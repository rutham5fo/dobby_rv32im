==> flow/design.v <==
`timescale 1ns/10ps
module mem_ctrl #(parameter DATA_WIDTH = 32, parameter ADDR_WIDTH = 32,
				   parameter EXTADDR_WIDTH = 16, parameter MAX_INIT_ADDR = 32'h3fff, parameter EXT_ADDR = 32'h00010000 )
	(
		input							clk,
		input							reset_n,
		input							ext_stall,
		input							transfer_ok,
		input   	[ADDR_WIDTH-1:0]   	inst_addr_core,
        input   	[ADDR_WIDTH-1:0]   	data_addr_core,
		input   	[DATA_WIDTH-1:0]    data_from_core,
        input   	[DATA_WIDTH-1:0]    ext_val_in,
		input							data_ext,
		input		[1:0]               data_op_type,
		input		[2:0]				data_byte_sel,
		input							intr0_ext,
		output							data_out_en,
		output	reg						intr0_ack,
		output	reg						mem_ext_drv,
		output	reg						mem_stall,
		output	reg						mem_we,
		output	reg						mem_re,
		output	reg						mem_en,
		output	reg	[2:0]				mem_byte_sel,
		output	reg	[ADDR_WIDTH-1:0]	mem_addr,
		output	reg	[DATA_WIDTH-1:0]	mem_write
	);
	localparam INIT_ADDR_MASK = EXT_ADDR | MAX_INIT_ADDR;
    localparam MEM_IDLE				= 3'b000;
	localparam MEM_EXT_WAIT			= 3'b001;
	localparam MEM_SYS_START		= 3'b010;
	localparam MEM_CPY				= 3'b011;
	localparam MEM_EXTEND			= 3'b100;
	localparam MEM_DONE				= 3'b101;
	localparam MEM_CPY_WAIT			= 3'b111;
	localparam BM_FULL_SEL	        = 3'b010;
	reg     [2:0]                   cur_state_mem;
    reg     [2:0]                   next_state_mem;
	reg								intr0_ack_drv;
	reg		[ADDR_WIDTH-1:0]		inst_addr_ext;
	reg								init_counter_en;
	reg								data_out_en_drv;
	reg								mem_write_sel;
	reg		[1:0]					mem_addr_sel;
	wire							init_done;
	assign init_done = (inst_addr_ext > INIT_ADDR_MASK) || intr0_ext;
	assign data_out_en = data_out_en_drv;
	always @(posedge clk, negedge reset_n) begin
        if (!reset_n) begin
            cur_state_mem <= MEM_SYS_START;
			intr0_ack <= 1'b0;
        end
        else begin
            cur_state_mem <= next_state_mem;
			intr0_ack <= intr0_ack_drv;
        end
    end
	always @(posedge clk, negedge reset_n) begin
        if (!reset_n) inst_addr_ext <= EXT_ADDR;
        else if (init_counter_en) inst_addr_ext <= inst_addr_ext + 4;
    end
    always @* begin
        next_state_mem = cur_state_mem;
		mem_en = ~ext_stall;
        mem_we = 1'b0;
		mem_re = 1'b1;
		mem_addr_sel = 2'b00;
		mem_write_sel = 1'b0;
        mem_stall = 1'b0;
		mem_ext_drv = 1'b0;
		mem_byte_sel = data_byte_sel;
		data_out_en_drv = 1'b0;
		init_counter_en = 1'b0;
		intr0_ack_drv = 1'b0;
		if (cur_state_mem == MEM_SYS_START) begin
			mem_addr_sel = 2'b01;
			mem_write_sel = 1'b1;
			next_state_mem = MEM_CPY;
			mem_stall = 1'b1;
		end
        else if (cur_state_mem == MEM_CPY) begin
            mem_stall = 1'b1;
			if (init_done) begin
				if (intr0_ext) intr0_ack_drv = 1'b1;
				next_state_mem = MEM_IDLE;
			end
			else begin
				mem_ext_drv = 1'b1;
				mem_addr_sel = 2'b01;
				mem_write_sel = 1'b1;
				next_state_mem = MEM_CPY_WAIT;
			end
        end
		else if (cur_state_mem == MEM_CPY_WAIT) begin
			mem_stall = 1'b1;
			mem_addr_sel = 2'b01;
			mem_write_sel = 1'b1;
			if (transfer_ok) begin
				mem_we = 1'b1;
				mem_re = 1'b0;
				mem_byte_sel = BM_FULL_SEL;
				init_counter_en = 1'b1;
				next_state_mem = MEM_CPY;
			end
		end
		else if (cur_state_mem == MEM_EXT_WAIT) begin
			mem_stall = 1'b1;
			mem_re = 1'b0;
			mem_addr_sel = 2'b10;
			if(transfer_ok) next_state_mem = MEM_EXTEND;
		end
		else if (cur_state_mem == MEM_IDLE) begin
			if (data_op_type != 2'b00) begin
				mem_addr_sel = 2'b10;
				mem_stall = 1'b1;
				if (!data_ext) begin
					next_state_mem = MEM_EXTEND;
                	if (data_op_type == 2'b01) begin
                    	mem_we = 1'b1;
						mem_re = 1'b0;
                    end
                	else begin
                    	data_out_en_drv = 1'b1;
                	end
            	end
            	else begin
					mem_re = 1'b0;
					mem_ext_drv = 1'b1;
					next_state_mem = MEM_EXT_WAIT;
            	end
			end
		end
		else if (cur_state_mem == MEM_EXTEND) begin
			mem_re = 1'b0;
			mem_addr_sel = 2'b10;
			next_state_mem = MEM_DONE;
		end
		else if (cur_state_mem == MEM_DONE) begin
			next_state_mem = MEM_IDLE;
		end
    end
	always @* begin
		case (mem_addr_sel)
			2'b01		: mem_addr = inst_addr_ext;
			2'b10		: mem_addr = data_addr_core;
			default		: mem_addr = inst_addr_core;
		endcase
	end
	always @* begin
		case (mem_write_sel)
			1'b1		: mem_write = ext_val_in;
			default		: mem_write = data_from_core;
		endcase
	end
endmodule
From RTL to reports: mem_ctrl
Tool output for the design above, in the order of the flow.
Line numbers count from 1 in the design file above.
Cell names lack the library's common part.
{ "setup": {"top": "mem_ctrl", "clock": "clk", "library": "sky130hd", "lib_corner": "tt_025C_1v80"} }

Word level
Yosys after proc, flatten, opt, wreduce and memory -nomap, before mapping. Memory bits, and registers merged into a memory's read port (data or address), are not among the register bits. Print and check cells are not counted.
{ "word_totals": {"regBits": 36, "latch_bits": 0, "mem_bits_rw": 0, "mem_bits_ro": 0, "clocked_rd_ports_x_width": 0, "n_memories": 0, "input_bits": 139, "output_inout_bits": 74, "wordCells": 98} }
{ "classes": {"add_sub_neg": 1, "multipliers": 0, "n_div": 0, "n_cmp": 1, "equal": 12, "shift": 0, "muxes": 75, "logic": 1, "reduce_and_logical": 5} }
{ "ops": {"columns": ["op", "count"], "rows": [
  ["case mux 32 bit (select 2 bit)", 1],
  ["two-way mux 1 bit", 50],
  ["two-way mux 3 bit", 16],
  ["greater-than comparator 32 x 17 -> 1 bit (second input constant)", 1],
  ["adder 32 x 3 -> 32 bit (second input constant)", 1],
  ["two-way mux 32 bit", 1],
  ["two-way mux 2 bit", 7],
  ["== test 3 bit (second input constant)", 3],
  ["inequality test 4 bit (second input constant)", 2],
  ["nonzero test 7 bit", 1],
  ["== test 3 x 2 -> 1 bit (second input constant)", 2],
  ["inequality test 6 x 5 -> 1 bit (second input constant)", 1],
  ["== test 2 x 1 -> 1 bit (second input constant)", 2],
  ["AND reduction 4 bit", 1],
  ["== test 3 x 1 -> 1 bit (second input constant)", 1],
  ["zero test 3 bit", 1],
  ["== test 2 bit (second input constant)", 1],
  ["nonzero test 2 bit", 1],
  ["logical OR 1 bit", 1],
  ["NOT 1 bit", 1]
]} }

Logic depth
Longest topological path by Yosys (ltp), each cell counted once; first at word level (registers and memories cut), then after technology mapping (sequential cells cut; the memories' decode and read muxes count).
{ "logic_depth": {"depth_word": 9, "ABC_AREA": 0, "depth_mapped": 11, "ltp_nobuf": 7} }

Mapped cells and area
The flow's flattened synthesis, as Yosys stat reports it; memories are mapped. The netlist is that of the ABC_AREA named above (0 if unset); the other value can give another one.
{ "types": {"columns": ["cell", "count", "type_area_um2"], "rows": [
  ["dfrtp_1", 36, 900.864],
  ["nand4_1", 43, 269.008],
  ["o211ai_1", 33, 247.738],
  ["a22oi_1", 30, 225.216],
  ["nand3_1", 44, 220.211],
  ["and3_1", 34, 212.704],
  ["a21oi_1", 36, 180.173],
  ["nand2_1", 47, 176.419],
  ["xnor2_1", 20, 175.168],
  ["o21ai_0", 34, 170.163],
  ["clkbuf_1", 45, 168.912],
  ["xor2_1", 9, 78.826],
  ["nor4_1", 10, 62.56],
  ["and4_1", 6, 52.55],
  ["dfstp_2", 2, 52.55],
  ["ha_1", 3, 37.536],
  ["and2_1", 4, 25.024],
  ["nor3_1", 5, 25.024]
]} }
Other cell types: 24; their cells: 42.
{ "mapped": {"stdcells": 483, "area_um2": 3559.7, "seqArea_um2": 953.4, "ff_cells": 38, "n_buf": 52} }

Worst setup path after synthesis
OpenSTA on the mapped netlist: ideal clock, no wires. The path of least setup slack (recovery checks aside). Input and output delay are each 20% of the period. Register names are those of the netlist, which keeps one name where synthesis merged equal registers.
{ "synth_path": {"path_kind": "register to output", "from": "register cur_state_mem", "to": "output mem_addr[9]", "period_ns": 3.45, "out_delay_ns": 0.690, "t_first_pin_ns": 0.000, "t_arrival_ns": 2.571, "t_required_ns": 2.760, "path_slack_ns": 0.189, "path_delay_ns": 2.571, "path_stages": 10, "path_buffers": 4, "period_less_setup_slack_ns": 3.261} }
"path_delay_ns" = arrival - input delay + setup time.
At an output port there is no setup time.
"path_stages": output pins that drive a net of the path, with the launching flip-flop's if there is one; two outputs of one cell count as two.
"period_less_setup_slack_ns" = period - worst setup slack (recovery checks aside). The figure is calculated, with input and output delays left at 20% of the set period.
An end named without its bit number is one bit of that signal or, where synthesis recoded a state register, one of its new flip-flops.
The rows between start and end are the longest chain of elaborated cells between them; the timing report does not say that the signal goes this way. Where chains are equally long, one stands for them.
Each line given opens the expression or statement behind the cell; cells for indexed reads and writes are added by Yosys, which also makes memories of some case tables.
{ "synth_between": {"cell_sequence": "dfrtp_1 clkbuf_1 nor3_1 clkbuf_1 o21ai_0 ha_1 clkbuf_1 clkbuf_1 nand2_1 o21ai_0", "elab_chain_cells": 9, "cells_between": 15, "cone_lines": 7, "cone_classes": "eq/ne: 7; mux: 7; reduce/logical: 1"} }
{ "synth_lines": {"columns": ["item", "line", "rtl"], "rows": [
  ["start: declaration", 37, "reg [2:0] cur_state_mem;"],
  ["start: assignment", 50, "cur_state_mem <= MEM_SYS_START;"],
  ["start: assignment", 54, "cur_state_mem <= next_state_mem;"],
  ["== test 3 bit", 133, "else if (cur_state_mem == MEM_EXTEND) begin"],
  ["two-way mux 2 bit", 133, null],
  ["two-way mux 2 bit", 112, "else if (cur_state_mem == MEM_IDLE) begin"],
  ["two-way mux 2 bit", 106, "else if (cur_state_mem == MEM_EXT_WAIT) begin"],
  ["two-way mux 2 bit", 94, "else if (cur_state_mem == MEM_CPY_WAIT) begin"],
  ["two-way mux 2 bit", 81, "else if (cur_state_mem == MEM_CPY) begin"],
  ["two-way mux 2 bit", 75, "if (cur_state_mem == MEM_SYS_START) begin"],
  ["== test 2 bit", 143, "case (mem_addr_sel)"],
  ["case mux 32 bit (select 2 bit)", 143, null],
  ["end: declaration", 25, "output reg [ADDR_WIDTH-1:0] mem_addr,"]
]} }

Timing after layout
From the final timing report of run A: the path of least setup slack in the routed layout; clock arrival at registers is part of the times.
{ "layout_path": {"path_kind": "register to output", "from": "register inst_addr_ext[26]", "to": "output mem_addr[13]", "period_ns": 2.85, "out_delay_ns": 0.57, "t_first_pin_ns": 0.29, "t_arrival_ns": 2.71, "t_required_ns": 2.28, "path_slack_ns": -0.43, "path_stages": 11, "path_buffers": 3} }
The rows between start and end are the longest chain of elaborated cells between them; the timing report does not say that the signal goes this way. Where chains are equally long, one stands for them.
{ "layout_between": {"cell_sequence": "dfrtp_1 nor4_1 and4_4 nand2_4 a21o_1 ha_4 buf_12 buf_16 a22oi_2 o21ai_1 buf_2", "elab_chain_cells": 7, "cells_between": 8, "cone_lines": 5, "cone_classes": "compare: 1; eq/ne: 2; mux: 4; reduce/logical: 1"} }
{ "layout_lines": {"columns": ["item", "line", "rtl"], "rows": [
  ["start: declaration", 40, "reg [ADDR_WIDTH-1:0] inst_addr_ext;"],
  ["start: assignment", 59, "if (!reset_n) inst_addr_ext <= EXT_ADDR;"],
  ["start: assignment", 60, "else if (init_counter_en) inst_addr_ext <= inst_addr_ext + 4;"],
  ["greater-than comparator 32 x 17 -> 1 bit", 46, "assign init_done = (inst_addr_ext > INIT_ADDR_MASK) || intr0_ext;"],
  ["logical OR 1 bit", 46, null],
  ["two-way mux 1 bit", 83, "if (init_done) begin"],
  ["two-way mux 2 bit", 81, "else if (cur_state_mem == MEM_CPY) begin"],
  ["two-way mux 2 bit", 75, "if (cur_state_mem == MEM_SYS_START) begin"],
  ["== test 2 bit", 143, "case (mem_addr_sel)"],
  ["case mux 32 bit (select 2 bit)", 143, null],
  ["end: declaration", 25, "output reg [ADDR_WIDTH-1:0] mem_addr,"]
]} }

Hand-over note for mem_ctrl

Record of 2 stored runs of the RTL-to-layout flow on mem_ctrl, platform sky130hd. The runs are unordered. Constraints: input delay and output delay 20% of the set period each, output load 0.01 pF.
"achieved_period_ns" is the run's clock period less its worst setup slack. It is reckoned from that one timing run; input and output delays stay at 20% of the period that was set.
"worst_path_time_ns" = time allowed to the worst setup path (clock period - input delay - output delay, where it has them) - its slack; a late launch clock adds to it, a late capture clock takes from it.
"power_w": no workload was simulated; the value follows from the tool's default switching activity.
[
  {
    "run": "run A",
    "settings": { "period_ns": 2.85, "CAP_MARGIN": 20, "CORE_MARGIN": 2, "CORE_UTILIZATION": 40, "SLEW_MARGIN": 20 },
    "results": { "synthesis_area_um2": 3559.7, "die_footprint_um2": 9669.8, "layout_stdcell_area_um2": 6466.2, "fin_util_pct": 74.5, "ws_setup_ns": -0.428, "timing.setup.tns_ns": -14.555, "worst_hold_slack_ns": 0.395, "power_w": 0.001873, "achieved_period_ns": 3.278, "worst_path_time_ns": 2.71, "critical_path_type": "register to output" }
  },
  {
    "run": "run B",
    "settings": { "period_ns": 4.13, "CORE_UTILIZATION": 18, "PLACE_DENSITY_LB_ADDON": 0.29, "CELL_PAD_IN_SITES_GLOBAL_PLACEMENT": 3, "CELL_PAD_IN_SITES_DETAIL_PLACEMENT": 2, "TNS_END_PERCENT": 65, "MIN_ROUTING_LAYER": "met1", "CAP_MARGIN": 20, "CORE_MARGIN": 2, "SLEW_MARGIN": 20 },
    "results": { "synthesis_area_um2": 3559.7, "die_footprint_um2": 20916.4, "layout_stdcell_area_um2": 6157.2, "fin_util_pct": 31.6, "ws_setup_ns": 0.207, "timing.setup.tns_ns": 0.000, "worst_hold_slack_ns": 0.378, "power_w": 0.00134, "achieved_period_ns": 3.923, "worst_path_time_ns": 2.27, "critical_path_type": "input to output" }
  }
]

End of note.
